==> flow/design.v <==
module fifo_prog #(
    parameter D_WIDTH = 31,
    parameter BUFF_WIDTH = 4
) (
    input clk,
    input reset,
    input new_prog,
    input inc_prog,
    input dec_prog,
    input write,
    input pop,
    input [D_WIDTH-1: 0] d,
    output [D_WIDTH-1: 0] q,
    output wire empty,
    output wire full
);
    reg [D_WIDTH-1: 0] data[(1 << BUFF_WIDTH) - 1: 0];
    reg [7:0] cnt [(1 << BUFF_WIDTH) - 1: 0];
    reg [BUFF_WIDTH-1:0] head, tail;
    wire [BUFF_WIDTH-1:0] head_next, tail_next;
    assign head_next = head + 1'b1,
            tail_next = tail + 1'b1;
    assign full = (head_next == tail)? 1'b1: 1'b0;
    assign empty = (head == tail)? 1'b1: 1'b0;
    assign q = data[tail];
    always @(posedge clk or posedge reset) begin
        if (reset) begin
            tail <= 1;
            head <= 0;
            data[0] <= 0;
        end else begin
            if (new_prog & ~full) begin
                head <= head_next;
                cnt[head] <= 1;
            end
            if (inc_prog && dec_prog && (head == tail)) begin
            end else begin
                if (inc_prog) begin
                    cnt[head] <= cnt[head] + 1'b1;
                end
                if (dec_prog) begin
                    cnt[tail] <= cnt[tail] - 1'b1;
                end
            end
        end
    end
endmodule
# Step by step through the tools: fifo_prog
# What the tools print for fifo_prog, step after step.
# Lines are those of the file above, counted from 1.
# Not given: -
# setup
top	fifo_prog
clock_port	clk
lib	sky130hd
corner	tt_025C_1v80

# Word-level counts
# Yosys after proc, flatten, opt, wreduce and memory -nomap, before mapping. Enables and synchronous resets that opt folds into registers are not counted as muxes. Print and check cells are not counted. Equal cells are merged and count once.
# word_totals
ff_bits	4
in_bits	38
out_inout_bits	33
# op_classes
n_addsub	1
n_eq	2
n_mux	2
n_logic	2
# op_table
operator	count
4-bit by 1-bit == test with 1-bit output (second input constant)	2
4-bit by 1-bit adder with 4-bit output (second input constant)	1
1-bit two-way mux	2
1-bit bitwise AND	1
1-bit inverter	1

# Depth
# Longest topological path by Yosys (ltp), each cell counted once; first at word level (registers and memories cut), then after technology mapping (sequential cells cut; the memories' decode and read muxes count).
# depth
depth_word	5
abc_area	1
ltp_mapped	9
ltp_nobuf	9

# After synthesis
# Source: synth_stat.txt of the flow (Yosys; design flattened, memories mapped). It holds for the ABC_AREA given above (unset counts as 0); a run with the other value may have another netlist.
# mapped
stdcells	71
area_um2	514.2
flip_flops	4
# types
cell_type	count	area_total_um2
sky130_fd_sc_hd__buf_4	31	232.723
sky130_fd_sc_hd__dfrtp_1	4	100.096
sky130_fd_sc_hd__nand2_1	13	48.797
sky130_fd_sc_hd__ha_1	3	37.536
sky130_fd_sc_hd__nand2_2	4	25.024
sky130_fd_sc_hd__inv_1	6	22.522
sky130_fd_sc_hd__nand3_1	4	20.019
sky130_fd_sc_hd__nand4_1	1	6.256
sky130_fd_sc_hd__nor2_2	1	6.256
sky130_fd_sc_hd__clkinv_1	1	3.754
sky130_fd_sc_hd__conb_1	1	3.754
sky130_fd_sc_hd__inv_2	1	3.754
sky130_fd_sc_hd__nor2_1	1	3.754

# Timing after synthesis
# Path of least setup slack by OpenSTA after synthesis, without wires, with an ideal clock, recovery checks aside; 20% of the period is set as input and as output delay. Where synthesis merged equal registers, the netlist keeps one of their names.
# synth_timing
path_kind	reg-to-output
start	register head[0]
end	output full
clock_period_ns	1.68
t_first_pin_ns	0.000
arrival_ns	1.002
path_slack_ns	0.342
delay_ns	1.002
stages	7
synth_period_reached_ns	1.338
# "delay_ns" = arrival - input delay + setup time.
# At an output port there is no setup time.
# "stages": output pins that drive a net of the path, with the launching flip-flop's if there is one; two outputs of one cell count as two.
# "synth_period_reached_ns" is the clock period less the worst setup slack; recovery checks do not enter. This is arithmetic on one report: input and output delays are still those of the set period (20% each).
# The rows between start and end are the longest chain of elaborated cells between them; the timing report does not say that the signal goes this way. Where chains are equally long, one stands for them.
# Each line given opens the expression or statement behind the cell; cells for indexed reads and writes are added by Yosys, which also makes memories of some case tables.
# synth_via
cell_sequence	sky130_fd_sc_hd__dfrtp_1 -> sky130_fd_sc_hd__ha_1 -> sky130_fd_sc_hd__nand2_2 -> sky130_fd_sc_hd__nand2_2 -> sky130_fd_sc_hd__nor2_2 -> sky130_fd_sc_hd__nand2_2 -> sky130_fd_sc_hd__inv_1
elab_chain_len	3
cells_between	3
cone_lines	2
# synth_lines
element	line	source
start: declaration	19	reg [BUFF_WIDTH-1:0] head, tail;
start: assignment	29	head <= 0;
start: assignment	33	head <= head_next;
4-bit by 1-bit adder with 4-bit output	21	assign head_next = head + 1'b1,
4-bit by 1-bit == test with 1-bit output	23	assign full = (head_next == tail)? 1'b1: 1'b0;
1-bit two-way mux	23
end: declaration	15	output wire full

# Path in the finished layout
# Path of least setup slack in the final report of record 1 (OpenROAD, finished layout, wires in). Where an end is a register, its clock arrival counts in the times.
# layout_timing
path_kind	reg-to-output
start	register head[0]
end	output full
clock_period_ns	2.41
t_first_pin_ns	0.21
arrival_ns	1.76
path_slack_ns	0.17
stages	8
# The rows between start and end are the longest chain of elaborated cells between them; the timing report does not say that the signal goes this way. Where chains are equally long, one stands for them.
# layout_via
cell_sequence	sky130_fd_sc_hd__dfrtp_2 -> sky130_fd_sc_hd__ha_1 -> sky130_fd_sc_hd__nand2_2 -> sky130_fd_sc_hd__nand2_2 -> sky130_fd_sc_hd__nor2_2 -> sky130_fd_sc_hd__nand2_2 -> sky130_fd_sc_hd__inv_1 -> sky130_fd_sc_hd__clkdlybuf4s50_1
elab_chain_len	3
cells_between	3
cone_lines	2
# layout_lines
element	line	source
start: declaration	19	reg [BUFF_WIDTH-1:0] head, tail;
start: assignment	29	head <= 0;
start: assignment	33	head <= head_next;
4-bit by 1-bit adder with 4-bit output	21	assign head_next = head + 1'b1,
4-bit by 1-bit == test with 1-bit output	23	assign full = (head_next == tail)? 1'b1: 1'b0;
1-bit two-way mux	23
end: declaration	15	output wire full

# Stored flow runs of fifo_prog (2 of them; Yosys, OpenROAD, sky130hd). They differ in their settings and are not a sequence. Constraints: input delay and output delay 20% of the set period each, output load 0.01 pF.
# "period_less_ws_ns" means the clock period less the worst setup slack. The figure is calculated, with input and output delays left at 20% of the set period.
# "worstPathTime_ns" = time allowed to the worst setup path (clock period - input delay - output delay, where it has them) - its slack; a late launch clock adds to it, a late capture clock takes from it.
# "design_power_mw" is the tool's figure for a default switching activity; nothing was simulated.
# Among the settings, -- means not set for that run.
setting or result,record 1,record 2
period_ns,2.41,1.75
CORE_UTILIZATION,24,40
PLACE_DENSITY,0.45,--
CORE_ASPECT_RATIO,1.9,--
CORE_MARGIN,2,2
CELL_PAD_IN_SITES_GLOBAL_PLACEMENT,2,--
ABC_AREA,1,--
CTS_CLUSTER_SIZE,55,--
CAP_MARGIN,20,20
SLEW_MARGIN,20,20
SETUP_SLACK_MARGIN,--,0.25
fin_tns_ns,0.000,-0.011
design_power_mw,0.2344,0.9174
fin_util_pct,24.5,46.3
worstPathTime_ns,1.76,1.41
worst_setup_path_type,reg-to-output,reg-to-output
final_cell_area_um2,508.0,595.6
synthArea_um2,514.2,538.0
timing.setup.ws_ns,0.168,-0.011
die_um2,2548.1,1654.5
period_less_ws_ns,2.242,1.761

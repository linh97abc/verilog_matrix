==> flow/design.v <==
module fifo__ #(
    parameter D_WIDTH = 31,
    parameter BUFF_WIDTH = 4,
    parameter WRITE_SIGNAL = 0
) (
    input clk,
    input reset,
    input write,
    input push,
    input pop,
    input [D_WIDTH-1: 0] d,
    output [D_WIDTH-1: 0] q,
    output wire empty,
    output wire full
);
    reg [D_WIDTH-1: 0] data[(1 << BUFF_WIDTH) - 1: 0];
    reg [BUFF_WIDTH-1:0] head, tail;
    wire [BUFF_WIDTH-1:0] head_next, tail_next;
    assign head_next = head + 1'b1,
            tail_next = tail + 1'b1;
    assign full = (head_next == tail)? 1'b1: 1'b0;
    assign empty = (head == tail)? 1'b1: 1'b0;
    assign q = data[tail];
    always @(posedge clk or posedge reset) begin
        if (reset) begin
            tail <= 0;
            head <= 0;
            data[0] <= 0;
        end else begin
            if (pop & ~empty) begin
                tail <= tail_next;
            end
            if (push & ~full) begin
                data[head] <= d;
                head <= head_next;
            end
        end
    end
    generate
        if (WRITE_SIGNAL) begin
            always @(posedge clk or posedge reset) begin
                if (reset) begin
                end else begin
                    if (write & ~push) begin
                        data[head] <= d;
                    end
                end
            end
        end
    endgenerate
endmodule
# == Tool chain data of fifo__ ==
# What the tools print for fifo__, step after step.
# Lines are those of the file above, counted from 1.
# Operators: Yosys type, input widths -> output width; for muxes data width and select width s.
# Cell names lack the library's common part.
# A cell with -- has no value.
# setup
top_module,fifo__
clock,clk
library,sky130hd
pvt_corner,tt_025C_1v80

# == Elaborated design ==
# Yosys after proc, flatten, opt, wreduce and memory -nomap, before mapping. Enables and synchronous resets that opt folds into registers are not counted as muxes. Print and check cells are not counted. Equal cells are merged and count once.
# bits
register_bits,504
in_bits,36
output_inout_bits,33
word_cells,78
# op_classes
addsub,2
eq_ne,32
mux,3
n_logic,5
reduce_logical,18
# ops
op,count
$pmux 31 s16,1
$eq 4x4->1 const B,16
$reduce_and 3->1,15
$eq 4x3->1 const B,8
$eq 4x2->1 const B,4
$add 4x1->4 const B,2
$eq 4x1->1 const B,2
$eq 4x4->1,2
$logic_not 4->1,2
$not 1->1,3
$and 1x1->1,2
$reduce_and 2->1,1
$mux 1,2

# == Longest topological paths ==
# Depth = most cells in a row (Yosys ltp): at word level without a register or memory, in the mapped netlist without a sequential cell, where the memories' decode and read muxes count.
# logic_depth
depth_word,6
abc_area,1
ltp_mapped,12
ltp_nobuf,10

# == Mapped cells and area ==
# Yosys stat after the flow's synthesis: flattened, memories mapped to cells. It holds for the ABC_AREA given above (unset counts as 0); a run with the other value may have another netlist.
# types
cell,count,type_area_um2
edfxtp_1,465,1.4E+04
nand2_1,573,2.15E+03
dfrtp_1,39,975.936
nor2_1,222,833.299
inv_1,208,780.749
nand4_1,72,450.432
o22ai_1,49,306.544
buf_2,49,245.235
nand3_1,27,135.13
o21ai_0,24,120.115
ha_1,8,100.096
nor3_1,19,95.091
buf_4,9,67.565
clkbuf_1,13,48.797
xor2_1,5,43.792
and3_1,5,31.28
nand3_2,3,30.029
o21ai_1,6,30.029
# Not listed: further types 12, cells in them 22.
# synth_totals
cell_count,1818
area_mm2,0.0205485
seqArea_mm2,0.0149393
ff_cells,504
buffers,75

# == Timing after synthesis ==
# Path of least setup slack by OpenSTA after synthesis, without wires, with an ideal clock, recovery checks aside; 20% of the period is set as input and as output delay. Where synthesis merged equal registers, the netlist keeps one of their names.
# synth_timing
path_kind,input -> register
startpoint,in reset
endpoint,reg data[10][0]
tclk_ps,4640
in_delay_ps,928
setup_time_ps,419
t_first_pin_ps,928
arrival_time_ps,3552
required_ps,4221
path_slack_ps,669
delay_ps,3043
path_stages,4
path_buffers,1
synth_period_reached_ps,3971
# "delay_ps" is the arrival time less input delay plus setup time.
# "path_stages": output pins that drive a net of the path, with the launching flip-flop's if there is one; two outputs of one cell count as two.
# "synth_period_reached_ps" is the clock period less the worst setup slack; recovery checks do not enter. This is arithmetic on one report: input and output delays are still those of the set period (20% each).
# The rows between start and end are the longest chain of elaborated cells between them; the timing report does not say that the signal goes this way. Where chains are equally long, one stands for them.
# A line is the first line of the expression or statement that the cell stems from. Yosys adds cells for indexed reads and writes and turns some case tables into memories.
# synth_between
path_cell_list,inv_1 nand3_2 buf_4 nor2_1
elab_chain_len,2
cells_between,2
lines_between,0
cone_classes,1 x logic; 1 x reduce/logical
# synth_rtl
element,line_no,source
"start, declared",7,"input reset,"
$not 1->1,--,
$reduce_and 3->1,--,
"end, assigned",34,data[head] <= d;
"end, declared",16,reg [D_WIDTH-1: 0] data[(1 << BUFF_WIDTH) - 1: 0];

# == Timing after layout ==
# From the final timing report of run A: the path of least setup slack in the routed layout; clock arrival at registers is part of the times.
# The report prints the path's times to 10 ps; the period is as set.
# layout_timing
path_kind,register -> output
startpoint,reg tail[3]
endpoint,out q[24]
tclk_ps,4820
output_delay_ps,960
t_first_pin_ps,560
arrival_time_ps,3690
required_ps,3860
path_slack_ps,160
path_stages,12
path_buffers,4
# The rows between start and end are the longest chain of elaborated cells between them; the timing report does not say that the signal goes this way. Where chains are equally long, one stands for them.
# layout_between
path_cell_list,dfrtp_1 buf_4 nor2_2 buf_4 nand2_1 buf_4 nor2_1 nor3_1 nand2_1 nor2_1 nand2_1 clkdlybuf4s50_1
elab_chain_len,2
cells_between,17
lines_between,1
cone_classes,15 x eq/ne; 1 x mux; 1 x reduce/logical
# layout_rtl
element,line_no,source
"start, declared",17,"reg [BUFF_WIDTH-1:0] head, tail;"
"start, assigned",26,tail <= 0;
"start, assigned",31,tail <= tail_next;
$eq 4x4->1,23,assign q = data[tail];
$pmux 31 s16,23,
"end, declared",12,"output [D_WIDTH-1: 0] q,"

# Record of 2 stored runs of the RTL-to-layout flow on fifo__, platform sky130hd. The runs are unordered. Constraints: input delay and output delay 20% of the set period each, output load 0.01 pF.
# By "timing.achieved_period_ps" is meant the clock period of the run minus its worst setup slack. This is arithmetic on one report: input and output delays are still those of the set period (20% each).
# By "timing.worst_path_ps" is meant the share of the clock period that the worst setup path is allowed (20% is reserved at inputs, 20% at outputs), minus its slack. Clock arrival times at its registers enter into it.
# "timing.worst_path_ps" is known to 10 ps.
# A setting shown as . is not set for that run.
run name,period_ns,CORE_UTILIZATION,CORE_ASPECT_RATIO,TNS_END_PERCENT,ABC_AREA,CTS_CLUSTER_SIZE,CAP_MARGIN,MIN_ROUTING_LAYER,MAX_ROUTING_LAYER,CORE_MARGIN,SLEW_MARGIN,SETUP_SLACK_MARGIN,PLACE_DENSITY_LB_ADDON,HOLD_SLACK_MARGIN,CELL_PAD_IN_SITES_GLOBAL_PLACEMENT,GPL_ROUTABILITY_DRIVEN,CTS_CLUSTER_DIAMETER,timing.achieved_period_ps,timing.worst_path_ps,worst_path_kind,setupTns_ps,finalUtil_frac,yosys_chip_area_mm2,design.die.area_mm2,fin_hold_ws_ps,worst_setup_slack_ps
run A,4.82,46,0.6,15,1,77,35,met1,met4,2,20,.,.,.,.,.,.,4656,3690,register -> output,0,0.54,0.0205485,0.0464327,470,164
run B,2.3,55,.,.,.,68,20,.,met4,3,20,-0.21,0.03,0.26,2,0,76,3276,2820,register -> output,-219589,0.734,0.0199291,0.0385553,525,-976

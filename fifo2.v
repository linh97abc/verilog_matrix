==> flow/design.v <==
module fifo_2 #(
    parameter D_WIDTH = 31,
    parameter BUFF_WIDTH = 4
) (
    input clk,
    input reset,
    input push1, push2,
    input [D_WIDTH-1: 0] d1, d2,
    output [D_WIDTH-1: 0] q1, q2,
    output reg req
);
    reg [D_WIDTH-1: 0] data[(1 << BUFF_WIDTH) - 1: 0];
    reg [BUFF_WIDTH-1:0] head, tail;
    wire [BUFF_WIDTH-1:0] head_next, tail_next;
    assign head_next = head + 1'b1,
            tail_next = tail + 1'b1;
    wire [BUFF_WIDTH-1:0] distance;
    assign distance = head - tail;
    always @(posedge clk or posedge reset) begin
        if (reset) begin
            tail <= 0;
            head <= 0;
            data[0] <= 0;
            req <= 1'b0;
        end else begin
            if (distance >= 2) begin
                tail <= tail + 2'b10;
                q1 <= data[tail];
                q2 <= data[tail_next];
                req <= 1'b1;
            end else begin
                req <= 1'b0;
            end
            case ({push1, push2})
                2'b01: begin
                    data[head] <= d2;
                    head <= head_next;
                end 
                2'b10: begin
                    data[head] <= d1;
                    head <= head_next;
                end
                2'b11: begin
                    data[head] <= d1;
                    data[head_next] <= d2;
                    head <= head + 2'b10;
                end
                default: begin
                end 
            endcase
        end
    end
endmodule
---- Tool chain data of fifo_2 ----
The steps from the RTL of fifo_2 to its reports follow in flow order.
Line numbers count from 1 in the design file above.
Operators carry their Yosys type and port widths (W data, S select, Z words).
Cell names lack the library's common part.
Not given: n/a
design
  design top .............................. fifo_2
  clock ................................... clk
  cell library ............................ sky130hd
  library corner .......................... tt_025C_1v80

---- Word-level counts ----
Counts by Yosys on the flattened word-level netlist (proc, flatten, opt, wreduce). Print and check cells are left out. Cells with the same type and inputs are merged into one.
bit counts
  register bits ........................... 567
  input port bits ......................... 66
  output and inout bits ................... 63
  elaborated cells ........................ 199
operators by class
  add/sub/neg operators ................... 5
  bitwise logic cells ..................... 1
  multiplexer cells ....................... 68
  eq/ne operators ......................... 79
  magnitude comparators ................... 1
  reduce/logical cells .................... 24
operators by type and width
  kind                   count
  $pmux W31 S3           16
  $mux W31               48
  $pmux W31 S16          2
  $eq A4 B4 Y1 const B   32
  $eq A4 B3 Y1 const B   16
  $reduce_and A3 Y1      15
  $ne A2 B2 Y1 const B   16
  $eq A4 B2 Y1 const B   8
  $eq A4 B1 Y1 const B   4
  $logic_not A4 Y1       4
  $add A4 B1 Y4 const B  2
  $add A4 B2 Y4 const B  2
  $pmux W4 S2            1
  $eq A2 B2 Y1 const B   2
  $reduce_and A2 Y1      2
  $ge A4 B2 Y1 const B   1
  $sub A4 B4 Y4          1
  $reduce_bool A3 Y1     1
  $eq A2 B1 Y1 const B   1
  $reduce_bool A2 Y1     1
  $reduce_or A2 Y1       1
  $not A1 Y1             1
  $mux W1                1

---- Longest topological paths ----
Yosys ltp: most cells in a row. Word level: on the elaborated netlist, between registers, memories and ports. Mapped: between sequential cells and ports; inverters and the memories' decode and read muxes count.
logic depth
  word-level depth ........................ 4
  ABC_AREA ................................ 0
  depth in mapped cells ................... 12
  gate-level depth less buffers ........... 7

---- After synthesis ----
Yosys stat after the flow's synthesis: flattened, memories mapped to cells. It holds for the ABC_AREA given above (unset counts as 0); a run with the other value may have another netlist.
synthesis totals
  synthesis area .......................... 0.0327089 mm^2
  cell count .............................. 2791
  flip-flops .............................. 566
  sequential part of the area ............. 0.0168011 mm^2
  buffers ................................. 345
cells by type
  type       count  area in all (um^2)
  edfxtp_1   527    1.58E+04
  mux2i_1    467    4.67E+03
  o2bb2ai_1  248    2.17E+03
  nand2_1    342    1.28E+03
  a222oi_1   110    1.1E+03
  mux2_2     94     1.06E+03
  dfrtp_1    39     975.936
  o21ai_0    156    780.749
  buf_2      152    760.73
  clkbuf_1   142    533.011
  o21ai_1    86     430.413
  o221ai_1   30     262.752
  ha_1       20     250.24
  a221o_1    23     230.221
  nor2_1     61     228.97
  a22oi_1    30     225.216
  or2_2      32     200.192
  a31oi_1    31     193.936
Not listed: further types 39, cells in them 201.

---- Worst setup path after synthesis ----
Path of least setup slack by OpenSTA after synthesis, without wires, with an ideal clock, recovery checks aside; 20% of the period is set as input and as output delay. Where synthesis merged equal registers, the netlist keeps one of their names.
timing path post-synthesis
  path type ............................... reg-to-reg
  from .................................... reg head[2]
  to ...................................... reg q1[0]
  stages on the path ...................... 10
  buffers on the path ..................... 3
  library setup time ...................... 0.482 ns
  launch time at the first pin ............ 0.000 ns
  path delay .............................. 4.808 ns
  required time ........................... 4.748 ns
  arrival time ............................ 4.326 ns
  setup slack ............................. 0.422 ns
  clock period ............................ 5.23 ns
  synthesis period reached ................ 4.808 ns
"path delay" = arrival - input delay + setup time.
"stages on the path": output pins that drive a net of the path, with the launching flip-flop's if there is one; two outputs of one cell count as two.
"synthesis period reached" = period - worst setup slack (recovery checks aside). The figure is calculated, with input and output delays left at 20% of the set period.
The rows between start and end are the longest chain of elaborated cells between them; the timing report does not say that the signal goes this way. Where chains are equally long, one stands for them.
A line is the first line of the expression or statement that the cell stems from. Yosys adds cells for indexed reads and writes and turns some case tables into memories.
At most two assigning lines are given for a register; there are more.
on the way, post-synthesis
  path through ............................ dfrtp_1 -> buf_6 -> buf_4 -> inv_1 -> fa_1 -> xnor2_1 -> xnor2_1 -> and3_1 -> clkbuf_1 -> nor2_1
  cells in the longest elaborated chain ... 3
  elaborated cells between the ends (all ways) .. 3
  RTL lines with such cells ............... 2
  those cells by class .................... add/sub: 1; compare: 1; reduce/logical: 1
RTL lines, path post-synthesis
  element             RTL line  RTL
  start: declaration  13        reg [BUFF_WIDTH-1:0] head, tail;
  start: assignment   37        head <= head_next;
  start: assignment   41        head <= head_next;
  $sub A4 B4 Y4       18        assign distance = head - tail;
  $ge A4 B2 Y1        26        if (distance >= 2) begin
  $reduce_and A2 Y1   n/a
  end: assignment     28        q1 <= data[tail];
  end: declaration    9         output [D_WIDTH-1: 0] q1, q2,

---- Path in the finished layout ----
From the final timing report of record 1: the path of least setup slack in the routed layout; clock arrival at registers is part of the times.
timing path post-layout
  path type ............................... reg-to-reg
  from .................................... reg head[2]
  to ...................................... reg data[14][26]
  launch time at the first pin ............ 0.70 ns
  buffers on the path ..................... 1
  required time ........................... 6.61 ns
  setup slack ............................. 1.68 ns
  clock period ............................ 6.16 ns
  library setup time ...................... 0.18 ns
  arrival time ............................ 4.93 ns
  stages on the path ...................... 7
The rows between start and end are the longest chain of elaborated cells between them; the timing report does not say that the signal goes this way. Where chains are equally long, one stands for them.
At most two assigning lines are given for a register; there are more.
The path ends at the data pin of a flip-flop with enable; ways to the enable are not counted.
on the way, post-layout
  path through ............................ dfrtp_1 -> ha_1 -> and3b_1 -> o21ai_2 -> o21ai_4 -> buf_4 -> o2bb2ai_1
  cells in the longest elaborated chain ... 4
  elaborated cells between the ends (all ways) .. 7
  those cells by class .................... add/sub: 1; eq/ne: 2; mux: 4
RTL lines, path post-layout
  element             RTL line  RTL
  start: declaration  13        reg [BUFF_WIDTH-1:0] head, tail;
  start: assignment   37        head <= head_next;
  start: assignment   41        head <= head_next;
  $add A4 B1 Y4       15        assign head_next = head + 1'b1,
  $eq A4 B4 Y1        45        data[head_next] <= d2;
  $mux W31            45
  $pmux W31 S3        34        case ({push1, push2})
  end: assignment     36        data[head] <= d2;
  end: assignment     40        data[head] <= d1;
  end: declaration    12        reg [D_WIDTH-1: 0] data[(1 << BUFF_WIDTH) - 1: 0];

Top module fifo_2; platform sky130hd; tools Yosys and OpenROAD; 2 stored runs in no particular order. Input and output delays are each 20% of the period that was set; the output load is 0.01 pF.

---- record 1 ----
settings
  period_ns = 6.16
  CORE_UTILIZATION = 28
  CORE_MARGIN = 8
  CELL_PAD_IN_SITES_DETAIL_PLACEMENT = 1
  GPL_ROUTABILITY_DRIVEN = 0
  CTS_CLUSTER_SIZE = 92
  CTS_CLUSTER_DIAMETER = 278
  CAP_MARGIN = 15
  SLEW_MARGIN = 0
results
  worst hold slack in the final report .... 0.611 ns
  setup slack of the critical path ........ 1.681 ns
  netlist area reported by Yosys .......... 0.0327089 mm^2
  sum of negative setup slack ............. 0.000 ns
  standard-cell area of the final layout .. 0.0359808 mm^2
  area inside the die boundary ............ 0.12801 mm^2

---- record 2 ----
settings
  period_ns = 7.06
  CORE_UTILIZATION = 37
  SETUP_SLACK_MARGIN = -0.62
  PLACE_DENSITY_LB_ADDON = 0.22
  CORE_ASPECT_RATIO = 0.5
  CELL_PAD_IN_SITES_DETAIL_PLACEMENT = 1
  TNS_END_PERCENT = 100
  ABC_AREA = 0
  CTS_CLUSTER_DIAMETER = 155
  CAP_MARGIN = 40
  MIN_ROUTING_LAYER = met1
  MAX_ROUTING_LAYER = met5
  CORE_MARGIN = 2
  SLEW_MARGIN = 20
results
  standard-cell area of the final layout .. 0.0375973 mm^2
  worst hold slack in the final report .... 0.604 ns
  sum of negative setup slack ............. 0.000 ns
  setup slack of the critical path ........ 3.003 ns
  netlist area reported by Yosys .......... 0.0327089 mm^2
  area inside the die boundary ............ 0.0909406 mm^2
